==> flow/design.v <==
module eleven_fifo(	input clk,
							input enable,
							input clear,
							input select,
							input pop,
							input push,
							input [10:0] I1,
							input [10:0] I2,
							output [10:0] P);
reg [10:0] curr_selection;
genvar i;
generate
	for (i = 0; i <= 10; i = i + 1) begin : fifo2_block
      fifo2 f0(.clk(clk),
				.clear(clear),
				.push(push),
				.pop(pop),
				.I(curr_selection[i]),
				.P(P[i]));
	end
endgenerate
always@(*) begin
	if(enable) begin
		if(select) begin
			curr_selection = I1;		 
		end
		else begin
			curr_selection = I2;		 
		end
	end
	else begin
		curr_selection = I1;			
	end 
end
endmodule
module fifo2(input clk, 
				input pop,
				input push,
				input clear,
				input I,
				output reg P);
integer index = 3;
reg [3:0] queue;
initial begin 
	queue[0] = 0;
	queue[1] = 0;
	queue[2] = 0;
	queue[3] = 0;
end 
always@(posedge clk) begin 
	if (pop) begin 
		P = queue[3];
		queue[3] = queue[2];
		queue[2] = queue[1];
		queue[1] = queue[0];
		queue[0] = 0;
		index = index + 1;	
	end
	if(clear) begin
		queue[0] = 0;
		queue[1] = 0;
		queue[2] = 0;
		queue[3] = 0;
		index = 3;
	end
	else if(push) begin
		queue[index] = I;
		index = index - 1;	
	end
	if(!pop) begin
		P = queue[3]; 
	end
end
endmodule
From RTL to reports: eleven_fifo
What the tools print for eleven_fifo, step after step.
Line numbers count from 1 in the design file above.
Operators carry their Yosys type and port widths (W data, S select, Z words).
{"block": "inputs", "design": "eleven_fifo", "clk_port": "clk", "library": "sky130hd", "corner": "tt_025C_1v80"}

After elaboration
Yosys after proc, flatten, opt, wreduce and memory -nomap, before mapping. Enables and synchronous resets that opt folds into registers are not counted as muxes. Memory bits, and registers merged into a memory's read port (data or address), are not among the register bits. Print and check cells are not counted. Equal cells are merged and count once.
{"block": "word_totals", "register_bits": 407, "memories": 0, "wordCells": 255, "latchBits": 0, "clocked_rd_ports_x_width": 0, "romBits": 0, "ram_bits": 0}
{"block": "op_classes", "n_eq": 0, "cmp": 0, "n_div": 0, "mul": 0, "reduce_and_logical": 0, "muxes": 101, "shift": 22, "addsub": 33, "logic": 33}
{"block": "op_table", "operator": "$mux W32", "count": 22}
{"block": "op_table", "operator": "$shift A1 B33 Y4", "count": 11}
{"block": "op_table", "operator": "$shift A1 B33 Y4 const A", "count": 11}
{"block": "op_table", "operator": "$neg A32 Y33", "count": 11}
{"block": "op_table", "operator": "$add A32 B2 Y32 const B", "count": 11}
{"block": "op_table", "operator": "$sub A32 B2 Y32 const B", "count": 11}
{"block": "op_table", "operator": "$mux W1", "count": 66}
{"block": "op_table", "operator": "$and A4 B4 Y4", "count": 11}
{"block": "op_table", "operator": "$or A4 B4 Y4", "count": 11}
{"block": "op_table", "operator": "$not A4 Y4", "count": 11}
{"block": "op_table", "operator": "$mux W4", "count": 11}
{"block": "op_table", "operator": "$mux W11", "count": 2}

Logic depth
Depth = most cells in a row (Yosys ltp): at word level without a register or memory, in the mapped netlist without a sequential cell, where the memories' decode and read muxes count.
{"block": "depth", "word_depth": 10, "ABC_AREA": 0, "mapped_depth": 25}

Netlist
The flow's flattened synthesis, as Yosys stat reports it; memories are mapped. The netlist is that of the ABC_AREA named above (0 if unset); the other value can give another one.
{"block": "mapped", "mapped_area_um2": 41199.5, "sequential_area_um2": 8147.8, "flip_flops": 407, "cells": 5719}
{"block": "types", "cell": "sky130_fd_sc_hd__dfxtp_1", "count": 407, "type_area_um2": 8.15E+03}
{"block": "types", "cell": "sky130_fd_sc_hd__xnor2_1", "count": 568, "type_area_um2": 4.97E+03}
{"block": "types", "cell": "sky130_fd_sc_hd__nor2_1", "count": 735, "type_area_um2": 2.76E+03}
{"block": "types", "cell": "sky130_fd_sc_hd__xor2_1", "count": 288, "type_area_um2": 2.52E+03}
{"block": "types", "cell": "sky130_fd_sc_hd__nand2_1", "count": 467, "type_area_um2": 1.75E+03}
{"block": "types", "cell": "sky130_fd_sc_hd__nand3_1", "count": 332, "type_area_um2": 1.66E+03}
{"block": "types", "cell": "sky130_fd_sc_hd__nand4_1", "count": 236, "type_area_um2": 1.48E+03}
{"block": "types", "cell": "sky130_fd_sc_hd__nor3_1", "count": 285, "type_area_um2": 1.43E+03}
{"block": "types", "cell": "sky130_fd_sc_hd__nor4_1", "count": 177, "type_area_um2": 1.11E+03}
{"block": "types", "cell": "sky130_fd_sc_hd__mux2i_1", "count": 102, "type_area_um2": 1.02E+03}
{"block": "types", "cell": "sky130_fd_sc_hd__clkbuf_1", "count": 265, "type_area_um2": 994.704}
{"block": "types", "cell": "sky130_fd_sc_hd__and3_1", "count": 127, "type_area_um2": 794.512}
{"block": "types", "cell": "sky130_fd_sc_hd__and4_1", "count": 81, "type_area_um2": 709.43}
{"block": "types", "cell": "sky130_fd_sc_hd__o21ai_0", "count": 135, "type_area_um2": 675.648}
{"block": "types", "cell": "sky130_fd_sc_hd__a21oi_1", "count": 128, "type_area_um2": 640.614}
{"block": "types", "cell": "sky130_fd_sc_hd__or3_1", "count": 98, "type_area_um2": 613.088}
{"block": "types", "cell": "sky130_fd_sc_hd__or4_1", "count": 74, "type_area_um2": 555.533}
{"block": "types", "cell": "sky130_fd_sc_hd__and2_1", "count": 82, "type_area_um2": 512.992}
Other cell types: 89; their cells: 1132.
By module: a second synthesis without flattening, with its own total; a netlist apart from the flattened one above.
{"block": "unflattened", "cells_unflattened": 5469, "area_unflattened_um2": 40072.2}
Rows give one instance, submodules left out.
{"block": "modules", "module": "fifo2", "instances": 11, "mod_seq_area_um2": 740.7, "area_um2": 3626.0, "cells": 496}
{"block": "modules", "module": "eleven_fifo", "instances": 1, "mod_seq_area_um2": 0.0, "area_um2": 186.4, "cells": 13}

Path before layout
OpenSTA on the mapped netlist: ideal clock, no wires. The path of least setup slack (recovery checks aside). Input and output delay are each 20% of the period. Register names are those of the netlist, which keeps one name where synthesis merged equal registers.
{"block": "synth_path", "path_type": "input to register", "start": "input port pop", "end": "register fifo2_block[7].f0.queue[3]", "setup_time_ps": 121, "period_ps": 7890, "arrival_ps": 7229, "n_path_buf": 11, "delay_ps": 5772, "t_first_pin_ps": 1578, "stages": 23, "path_slack_ps": 541, "synth_period_reached_ps": 7349}
"delay_ps" = arrival - input delay + setup time.
"stages": output pins that drive a net of the path, with the launching flip-flop's if there is one; two outputs of one cell count as two.
"synth_period_reached_ps" is the clock period less the worst setup slack; recovery checks do not enter. This is arithmetic on one report: input and output delays are still those of the set period (20% each).
The rows between start and end are the longest chain of elaborated cells between them; the timing report does not say that the signal goes this way. Where chains are equally long, one stands for them.
Each line given opens the expression or statement behind the cell; cells for indexed reads and writes are added by Yosys, which also makes memories of some case tables.
Where a signal picks the word or bit written, the line may be left out of the assigning lines.
{"block": "synth_between", "cell_sequence": "sky130_fd_sc_hd__buf_6 > sky130_fd_sc_hd__buf_6 > sky130_fd_sc_hd__buf_4 > sky130_fd_sc_hd__buf_4 > sky130_fd_sc_hd__buf_4 > sky130_fd_sc_hd__buf_4 > sky130_fd_sc_hd__clkbuf_1 > sky130_fd_sc_hd__clkbuf_1 > sky130_fd_sc_hd__buf_1 > sky130_fd_sc_hd__clkbuf_1 > sky130_fd_sc_hd__mux2i_1 > sky130_fd_sc_hd__ha_1 > sky130_fd_sc_hd__o21ai_0 > sky130_fd_sc_hd__nand3b_1 > sky130_fd_sc_hd__or2_0 > sky130_fd_sc_hd__clkbuf_1 > sky130_fd_sc_hd__nor3_2 > sky130_fd_sc_hd__xnor2_1 > sky130_fd_sc_hd__or3_1 > sky130_fd_sc_hd__o311a_1 > sky130_fd_sc_hd__or4_1 > sky130_fd_sc_hd__nor4_2 > sky130_fd_sc_hd__mux2_2", "elab_chain_cells": 8, "cone_cells": 10, "lines_between": 4}
{"block": "synth_rtl", "element": "from (decl)", "line": 5, "text": "input pop,"}
{"block": "synth_rtl", "element": "$mux W32", "line": 51, "text": "if (pop) begin"}
{"block": "synth_rtl", "element": "$neg A32 Y33", "line": 67, "text": "queue[index] = I;"}
{"block": "synth_rtl", "element": "$shift A1 B33 Y4", "line": 67}
{"block": "synth_rtl", "element": "$not A4 Y4", "line": 67}
{"block": "synth_rtl", "element": "$and A4 B4 Y4", "line": 67}
{"block": "synth_rtl", "element": "$or A4 B4 Y4", "line": 67}
{"block": "synth_rtl", "element": "$mux W4", "line": 66, "text": "else if(push) begin"}
{"block": "synth_rtl", "element": "$mux W1", "line": 59, "text": "if(clear) begin"}
{"block": "synth_rtl", "element": "to (assign)", "line": 53, "text": "queue[3] = queue[2];"}
{"block": "synth_rtl", "element": "to (assign)", "line": 63, "text": "queue[3] = 0;"}
{"block": "synth_rtl", "element": "to (decl)", "line": 43, "text": "reg [3:0] queue;"}

Worst path after layout
From the final timing report of flow run 1: the path of least setup slack in the routed layout; clock arrival at registers is part of the times.
The path's times are printed in steps of 10 ps; the period is the one set.
{"block": "layout_path", "path_type": "input to register", "start": "input port pop", "end": "register fifo2_block[1].f0.queue[2]", "setup_time_ps": 120, "t_first_pin_ps": 2140, "period_ps": 10700, "path_slack_ps": 2790, "stages": 22, "n_path_buf": 10, "arrival_ps": 8510}
The rows between start and end are the longest chain of elaborated cells between them; the timing report does not say that the signal goes this way. Where chains are equally long, one stands for them.
Where a signal picks the word or bit written, the line may be left out of the assigning lines.
{"block": "layout_between", "cell_sequence": "sky130_fd_sc_hd__buf_6 > sky130_fd_sc_hd__buf_6 > sky130_fd_sc_hd__buf_6 > sky130_fd_sc_hd__buf_6 > sky130_fd_sc_hd__buf_6 > sky130_fd_sc_hd__buf_6 > sky130_fd_sc_hd__clkbuf_8 > sky130_fd_sc_hd__clkbuf_8 > sky130_fd_sc_hd__buf_6 > sky130_fd_sc_hd__clkbuf_8 > sky130_fd_sc_hd__mux2i_1 > sky130_fd_sc_hd__ha_1 > sky130_fd_sc_hd__o21ai_1 > sky130_fd_sc_hd__a21oi_1 > sky130_fd_sc_hd__o21ai_0 > sky130_fd_sc_hd__a32o_1 > sky130_fd_sc_hd__nor3_1 > sky130_fd_sc_hd__o2111ai_1 > sky130_fd_sc_hd__nor4_1 > sky130_fd_sc_hd__and3_1 > sky130_fd_sc_hd__nand4_1 > sky130_fd_sc_hd__mux2_2", "elab_chain_cells": 7, "cone_cells": 9, "lines_between": 3}
{"block": "layout_rtl", "element": "from (decl)", "line": 5, "text": "input pop,"}
{"block": "layout_rtl", "element": "$mux W32", "line": 51, "text": "if (pop) begin"}
{"block": "layout_rtl", "element": "$neg A32 Y33", "line": 67, "text": "queue[index] = I;"}
{"block": "layout_rtl", "element": "$shift A1 B33 Y4", "line": 67}
{"block": "layout_rtl", "element": "$not A4 Y4", "line": 67}
{"block": "layout_rtl", "element": "$and A4 B4 Y4", "line": 67}
{"block": "layout_rtl", "element": "$or A4 B4 Y4", "line": 67}
{"block": "layout_rtl", "element": "$mux W4", "line": 66, "text": "else if(push) begin"}
{"block": "layout_rtl", "element": "to (assign)", "line": 54, "text": "queue[2] = queue[1];"}
{"block": "layout_rtl", "element": "to (assign)", "line": 62, "text": "queue[2] = 0;"}
{"block": "layout_rtl", "element": "to (decl)", "line": 43, "text": "reg [3:0] queue;"}

# Flow runs of eleven_fifo

Below are 2 stored runs of the flow (Yosys, OpenROAD; platform sky130hd) on eleven_fifo, each with its settings and what was measured, unordered. Constraints: input delay and output delay 20% of the set period each, output load 0.01 pF.
"timing.achieved_period_ps": clock period set for the run, less the worst setup slack. It is reckoned from that one timing run; input and output delays stay at 20% of the period that was set.

Flow run 1
==> flow/run.sh <==
#!/bin/bash
# the make line also repeats the synthesis and layout settings of config.mk as NAME=value (left out here)
make -C /OpenROAD-flow-scripts/flow DESIGN_CONFIG=/design/flow/config.mk WORK_HOME=/design/flow/orfs CLKGATE_MAP_FILE= finish
==> flow/config.mk <==
export PLATFORM = sky130hd
export DESIGN_NAME = eleven_fifo
export DESIGN_NICKNAME = eleven_fifo
export VERILOG_FILES = /design/flow/design.v
export SDC_FILE = /design/flow/constraint.sdc
export NUM_CORES = 4
export LEC_CHECK = 0
export CAP_MARGIN = 20
export CELL_PAD_IN_SITES_DETAIL_PLACEMENT = 0
export CORE_ASPECT_RATIO = 1.04
export CORE_MARGIN = 4
export CORE_UTILIZATION = 50
export CTS_CLUSTER_DIAMETER = 25
export CTS_CLUSTER_SIZE = 20
export GPL_ROUTABILITY_DRIVEN = 1
export GPL_TIMING_DRIVEN = 0
export MAX_ROUTING_LAYER = met4
export PLACE_DENSITY = 0.38
export SETUP_SLACK_MARGIN = 2.85
export SLEW_MARGIN = 20
export TNS_END_PERCENT = 50
==> flow/constraint.sdc <==
create_clock -name core_clock -period 10.7 [get_ports {clk}]
set_input_delay 2.1400 -clock core_clock [delete_from_list [all_inputs] [get_ports {clk}]]
set_output_delay 2.1400 -clock core_clock [all_outputs]
set_load 0.01 [all_outputs]

==> results of flow run 1, as JSON <==
{
  "cell_area_final_um2": 48472.7,
  "tns_setup_ps": 0,
  "setup_worst_slack_ps": 2787,
  "die_footprint_um2": 87055.3,
  "yosys_chip_area_um2": 41199.5,
  "timing.achieved_period_ps": 7913,
  "timing.hold.ws_ps": 462
}

Flow run 2
==> flow/run.sh <==
#!/bin/bash
# the make line also repeats the synthesis and layout settings of config.mk as NAME=value (left out here)
make -C /OpenROAD-flow-scripts/flow DESIGN_CONFIG=/design/flow/config.mk WORK_HOME=/design/flow/orfs CLKGATE_MAP_FILE= finish
==> flow/config.mk <==
export PLATFORM = sky130hd
export DESIGN_NAME = eleven_fifo
export DESIGN_NICKNAME = eleven_fifo
export VERILOG_FILES = /design/flow/design.v
export SDC_FILE = /design/flow/constraint.sdc
export NUM_CORES = 4
export LEC_CHECK = 0
export CAP_MARGIN = 20
export CELL_PAD_IN_SITES_DETAIL_PLACEMENT = 0
export CELL_PAD_IN_SITES_GLOBAL_PLACEMENT = 1
export CORE_ASPECT_RATIO = 0.51
export CORE_MARGIN = 2
export CORE_UTILIZATION = 20
export CTS_CLUSTER_DIAMETER = 343
export CTS_CLUSTER_SIZE = 68
export GPL_TIMING_DRIVEN = 1
export PLACE_DENSITY = 0.52
export SETUP_SLACK_MARGIN = 2.48
export SLEW_MARGIN = 15
==> flow/constraint.sdc <==
create_clock -name core_clock -period 9.7 [get_ports {clk}]
set_input_delay 1.9400 -clock core_clock [delete_from_list [all_inputs] [get_ports {clk}]]
set_output_delay 1.9400 -clock core_clock [all_outputs]
set_load 0.01 [all_outputs]

==> results of flow run 2, as JSON <==
{
  "setup_worst_slack_ps": 2790,
  "tns_setup_ps": 0,
  "yosys_chip_area_um2": 41199.5,
  "timing.hold.ws_ps": 491,
  "die_footprint_um2": 209851.0,
  "timing.achieved_period_ps": 6910,
  "cell_area_final_um2": 44380.1
}
