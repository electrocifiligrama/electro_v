==> flow/design.v <==
module branch_predictor(input clk,
								input [1:0]I,
								input predict,
								input last_prediction,
								input receive_prediction,
								output reg prediction);
reg [6:0] last_takens;		
integer index;
integer takens;
initial begin 
	prediction = 0;
	takens = 6;
	for (index = 0; index <= 6; index = index + 1) begin
		last_takens[index] <= 1;	 
	end 
end 
always@(negedge clk) begin
	if(receive_prediction) begin
		last_takens[6] <= last_takens[5];
		last_takens[5] <= last_takens[4];
		last_takens[4] <= last_takens[3];
		last_takens[3] <= last_takens[2];
		last_takens[2] <= last_takens[1];
		last_takens[1] <= last_takens[0];
		last_takens[0] <= last_prediction;
	end
end
always@(*) begin
	if(predict) begin
		takens = 0;
		for (index = 0; index <= 6; index = index + 1) begin
			if(last_takens[index]) begin
				takens = takens + 1;
			end  
		end 
		if (takens > 3) begin
			prediction = 1;
		end 
		else begin
			prediction = 0;
		end
	end
	else begin
		prediction = 0;
	end
end
endmodule
# Tool chain data of branch_predictor
# Tool output for the design above, in the order of the flow.
# Lines are those of the file above, counted from 1.
# A cell with n/a has no value.
[inputs]
top_module = "branch_predictor"
clock = "clk"
lib = "sky130hd"
pvt_corner = "tt_025C_1v80"

# Word level
# Source: Yosys, flattened and elaborated, memories not mapped. Widths are those after wreduce; folded enables and synchronous resets count as part of the registers. Registers that Yosys merges into a memory's read port (data or address) are not register bits. Print and check cells do not count. Equal cells are merged and count once.
[classes]
add_sub_neg = 6
n_cmp = 1
mux = 9
[op_table]
columns = ["operator", "n"]
rows = [
  ["adder 32 x 2 -> 32 bit with constant B", 6],
  ["2-to-1 mux 32 bit", 6],
  ["> comparator 32 x 3 -> 1 bit with constant B", 1],
  ["2-to-1 mux 1 bit", 3],
]
[bits]
ff_bits = 7

# Longest topological paths
# Depth = most cells in a row (Yosys ltp): at word level without a register or memory, in the mapped netlist without a sequential cell, where the memories' decode and read muxes count.
[depth]
ltp_word = 16
abc_area = 0
depth_mapped = 17

# Synthesis result
# Yosys stat after the flow's synthesis: flattened, memories mapped to cells. It holds for the ABC_AREA given above (unset counts as 0); a run with the other value may have another netlist.
# The area totals of this step are shown rounded.
[mapped]
stdcells = 63
area_mm2 = 0.0006319
ffs = 7
n_buf = 3
[by_type]
columns = ["cell", "n", "type_area_um2"]
rows = [
  ["sky130_fd_sc_hd__edfxtp_1", 7, 210.202],
  ["sky130_fd_sc_hd__ha_1", 7, 87.584],
  ["sky130_fd_sc_hd__xnor2_1", 4, 35.034],
  ["sky130_fd_sc_hd__nand2_1", 9, 33.782],
  ["sky130_fd_sc_hd__o21ai_0", 5, 25.024],
  ["sky130_fd_sc_hd__xnor3_1", 1, 22.522],
  ["sky130_fd_sc_hd__mux2i_1", 2, 20.019],
  ["sky130_fd_sc_hd__xor2_1", 2, 17.517],
  ["sky130_fd_sc_hd__a221oi_2", 1, 15.014],
  ["sky130_fd_sc_hd__nand3_1", 3, 15.014],
  ["sky130_fd_sc_hd__buf_6", 1, 11.261],
  ["sky130_fd_sc_hd__inv_1", 3, 11.261],
  ["sky130_fd_sc_hd__mux2_2", 1, 11.261],
  ["sky130_fd_sc_hd__nand4bb_1", 1, 11.261],
  ["sky130_fd_sc_hd__buf_2", 2, 10.01],
  ["sky130_fd_sc_hd__o32a_1", 1, 10.01],
  ["sky130_fd_sc_hd__nand4b_1", 1, 8.758],
  ["sky130_fd_sc_hd__nor4b_1", 1, 8.758],
]
# Not listed: further types 10, cells in them 11.

# Module branch_predictor, platform sky130hd: 2 stored runs of the flow (Yosys, OpenROAD) with differing settings, in no particular order. Input and output delays are each 20% of the period that was set; the output load is 0.01 pF.
# "totalPower_uw": no workload was simulated; the value follows from the tool's default switching activity.
# Values from the reports are rounded here.

[[run]]
name = "job 1"
[run.settings]
period_ns = 18.8
CORE_UTILIZATION = 65
PLACE_DENSITY = 0.78
CORE_ASPECT_RATIO = 1.76
CORE_MARGIN = 10
CELL_PAD_IN_SITES_DETAIL_PLACEMENT = 0
GPL_ROUTABILITY_DRIVEN = 1
CTS_CLUSTER_SIZE = 49
CTS_CLUSTER_DIAMETER = 218
SLEW_MARGIN = 15
MIN_ROUTING_LAYER = "met1"
CAP_MARGIN = 20
[run.results]
outcome = "did not finish, floorplanning stopped with PDN-0185"

[[run]]
name = "job 2"
[run.settings]
period_ns = 7.93
CORE_UTILIZATION = 45
SETUP_SLACK_MARGIN = -0.06
PLACE_DENSITY_LB_ADDON = 0.02
CORE_ASPECT_RATIO = 1.06
CELL_PAD_IN_SITES_GLOBAL_PLACEMENT = 2
CTS_CLUSTER_DIAMETER = 262
SLEW_MARGIN = 25
MAX_ROUTING_LAYER = "met4"
CAP_MARGIN = 20
CORE_MARGIN = 2
[run.results]
fin_hold_ws_ps = 668
total_die_area_mm2 = 0.00172
stdcell_area_mm2 = 0.001035
totalPower_uw = 197
setup_tns_ps = -1169
synth_chip_area_mm2 = 0.0006319
worstSetupSlack_ps = -1169
finish.utilization_frac = 0.816
